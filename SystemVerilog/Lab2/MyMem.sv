==> flow/design.v <==
`timescale 1ps/1ps
module MyMem (
    input bit [15:0] wdata,
    input bit sel, wr, clk , reset,
    input bit [3:0] addr,
    output bit [15:0] rdata
);
reg [15:0] mem [0:3];  
always_ff @(posedge clk or posedge reset) begin
    if (reset) begin
        for (int i = 0; i < 4; i++) begin
            mem[i] <= 16'b0;
        end
    end else if (wr && sel) begin
        mem[addr] <= wdata;
    end
end
assign rdata = (sel) ? mem[addr] : 16'bz;
endmodule
---- Step by step through the tools: MyMem ----
What the tools print for MyMem, step after step.
Lines are those of the file above, counted from 1.
Operators carry their Yosys type and port widths (W data, S select, Z words).
Library cell names are shortened.
The mark - stands for no value.
set-up
  design top .............................. MyMem
  clock ................................... clk
  cell library ............................ sky130hd
  corner .................................. tt_025C_1v80

---- After elaboration ----
Yosys after proc, flatten, opt, wreduce and memory -nomap, before mapping. Enables and synchronous resets that opt folds into registers are not counted as muxes. Print and check cells are not counted. Equal cells are merged and count once.
cells by class
  eq/ne operators ......................... 3
  muxes and demuxes ....................... 2
  reductions and logical operators ........ 6
operator list
  kind                  number
  $pmux W16 S4          1
  $mux W16              1
  $reduce_and A2 Y1     4
  $eq A2 B2 Y1 const B  2
  $eq A2 B1 Y1 const B  1
  $logic_not A2 Y1      1
  $logic_and A1 B1 Y1   1
bit counts
  word-level cells ........................ 15
  register bits ........................... 64
  bits of input ports ..................... 24

---- Logic depth ----
Longest topological path by Yosys (ltp), each cell counted once; first at word level (registers and memories cut), then after technology mapping (sequential cells cut; the memories' decode and read muxes count).
depth
  word-level depth ........................ 3
  ABC_AREA ................................ 0
  mapped depth ............................ 4
  mapped depth without buffers ............ 2

---- Netlist ----
Yosys stat after the flow's synthesis: flattened, memories mapped to cells. It holds for the ABC_AREA given above (unset counts as 0); a run with the other value may have another netlist.
synthesis totals
  flip-flops .............................. 64
  synthesis area .......................... 2901.5 µm²
  buffers ................................. 9
  standard cells after synthesis .......... 158
cell types
  type      number  total area (µm²)
  dfrtp_1   64      1.6E+03
  mux2_2    53      596.822
  mux4_2    16      360.346
  mux2_4    11      165.158
  nand4b_4  2       47.546
  buf_6     4       45.043
  buf_4     3       22.522
  nand4_4   1       21.27
  buf_12    1       20.019
  and4bb_1  1       12.512
  buf_2     1       5.005
  inv_1     1       3.754

---- Path before layout ----
OpenSTA on the mapped netlist: ideal clock, no wires. The path of least setup slack (recovery checks aside). Input and output delay are each 20% of the period. Register names are those of the netlist, which keeps one name where synthesis merged equal registers.
timing post-synthesis
  path type ............................... input to output
  start ................................... input addr[0]
  end ..................................... output rdata[10]
  data arrival time ....................... 1530 ps
  stages on the path ...................... 3
  path delay .............................. 966 ps
  buffers on the path ..................... 2
  slack ................................... 726 ps
  period .................................. 2820 ps
  period reached after synthesis .......... 2094 ps
"path delay" is the arrival time less input delay plus setup time.
A path that ends at an output port has no setup time.
"stages on the path": output pins that drive a net of the path, with the launching flip-flop's if there is one; two outputs of one cell count as two.
"period reached after synthesis" is the clock period less the worst setup slack; recovery checks do not enter. This is arithmetic on one report: input and output delays are still those of the set period (20% each).
Between the ends stands the longest chain of elaborated cells between them, by number of cells; it is not shown to be the way that was timed. Of several equally long chains one is given.
Each line given opens the expression or statement behind the cell; cells for indexed reads and writes are added by Yosys, which also makes memories of some case tables.
between the ends, post-synthesis
  cell sequence ........................... buf_4 > buf_4 > mux4_2
  cells in the longest elaborated chain ... 3
  elaborated cells between the ends (all ways) .. 6
  those cells by class .................... 3 x eq/ne; 2 x mux; 1 x reduce/logical
RTL lines, path post-synthesis
  element             RTL line  source
  start: declaration  5         input bit [3:0] addr,
  $eq A2 B2 Y1        18        assign rdata = (sel) ? mem[addr] : 16'bz;
  $pmux W16 S4        18
  $mux W16            18
  end: declaration    6         output bit [15:0] rdata

---- Worst path after layout ----
Path of least setup slack in the final report of job 1 (OpenROAD, finished layout, wires in). Where an end is a register, its clock arrival counts in the times.
The report prints the path's times to 10 ps; the period is as set.
timing after layout
  path type ............................... input to output
  start ................................... input addr[0]
  end ..................................... output rdata[10]
  data arrival time ....................... 1540 ps
  period .................................. 1820 ps
  slack ................................... -90 ps
  stages on the path ...................... 5
  buffers on the path ..................... 4
Between the ends stands the longest chain of elaborated cells between them, by number of cells; it is not shown to be the way that was timed. Of several equally long chains one is given.
between the ends, after layout
  cell sequence ........................... buf_4 > buf_12 > buf_4 > mux4_2 > dlygate4sd2_1
  cells in the longest elaborated chain ... 3
  elaborated cells between the ends (all ways) .. 6
  those cells by class .................... 3 x eq/ne; 2 x mux; 1 x reduce/logical
RTL lines, path after layout
  element             RTL line  source
  start: declaration  5         input bit [3:0] addr,
  $eq A2 B2 Y1        18        assign rdata = (sel) ? mem[addr] : 16'bz;
  $pmux W16 S4        18
  $mux W16            18
  end: declaration    6         output bit [15:0] rdata

Settings and measured results of 2 stored flow runs for module MyMem (sky130hd), not sorted in any way. The constraints put input and output delay at 20% of the set period each and load the outputs with 0.01 pF.
"achieved period" is the run's clock period less its worst setup slack. It is reckoned from that one timing run; input and output delays stay at 20% of the period that was set.
"power" rests on the timing tool's default activity at the inputs, not on a simulated workload.

======== job 1 ========
==> flow/run.sh <==
#!/bin/bash
# the make line also repeats the synthesis and layout settings of config.mk as NAME=value (left out here)
make -C /OpenROAD-flow-scripts/flow DESIGN_CONFIG=/design/flow/config.mk WORK_HOME=/design/flow/orfs CLKGATE_MAP_FILE= finish
==> flow/config.mk <==
export PLATFORM = sky130hd
export DESIGN_NAME = MyMem
export DESIGN_NICKNAME = MyMem
export VERILOG_FILES = /design/flow/design.v
export SDC_FILE = /design/flow/constraint.sdc
export NUM_CORES = 4
export LEC_CHECK = 0
export CAP_MARGIN = 30
export CELL_PAD_IN_SITES_DETAIL_PLACEMENT = 1
export CELL_PAD_IN_SITES_GLOBAL_PLACEMENT = 0
export CORE_MARGIN = 5
export CORE_UTILIZATION = 26
export GPL_TIMING_DRIVEN = 1
export HOLD_SLACK_MARGIN = -0.09
export MAX_ROUTING_LAYER = met4
export MIN_ROUTING_LAYER = met1
export PLACE_DENSITY_LB_ADDON = 0.01
export SETUP_SLACK_MARGIN = -0.14
export SLEW_MARGIN = 0
==> flow/constraint.sdc <==
create_clock -name core_clock -period 1.82 [get_ports {clk}]
set_input_delay 0.3640 -clock core_clock [delete_from_list [all_inputs] [get_ports {clk}]]
set_output_delay 0.3640 -clock core_clock [all_outputs]
set_load 0.01 [all_outputs]

-------- measured, job 1 --------
  chip area after synthesis (Yosys) ....... 2901.5 µm²
  power ................................... 4123 µW
  die footprint ........................... 13372.6 µm²
  standard-cell area after layout ......... 3868.7 µm²
  lowest setup slack ...................... -85 ps
  total negative setup slack .............. -697 ps
  achieved period ......................... 1905 ps

======== job 2 ========
==> flow/run.sh <==
#!/bin/bash
# the make line also repeats the synthesis and layout settings of config.mk as NAME=value (left out here)
make -C /OpenROAD-flow-scripts/flow DESIGN_CONFIG=/design/flow/config.mk WORK_HOME=/design/flow/orfs CLKGATE_MAP_FILE= finish
==> flow/config.mk <==
export PLATFORM = sky130hd
export DESIGN_NAME = MyMem
export DESIGN_NICKNAME = MyMem
export VERILOG_FILES = /design/flow/design.v
export SDC_FILE = /design/flow/constraint.sdc
export NUM_CORES = 4
export LEC_CHECK = 0
export CAP_MARGIN = 20
export CORE_MARGIN = 2
export CORE_UTILIZATION = 40
export SLEW_MARGIN = 20
==> flow/constraint.sdc <==
create_clock -name core_clock -period 1.18 [get_ports {clk}]
set_input_delay 0.2360 -clock core_clock [delete_from_list [all_inputs] [get_ports {clk}]]
set_output_delay 0.2360 -clock core_clock [all_outputs]
set_load 0.01 [all_outputs]

-------- measured, job 2 --------
  chip area after synthesis (Yosys) ....... 2901.5 µm²
  power ................................... 6756 µW
  die footprint ........................... 7951.3 µm²
  total negative setup slack .............. -13717 ps
  achieved period ......................... 1590 ps
  lowest setup slack ...................... -410 ps
  standard-cell area after layout ......... 4250.3 µm²
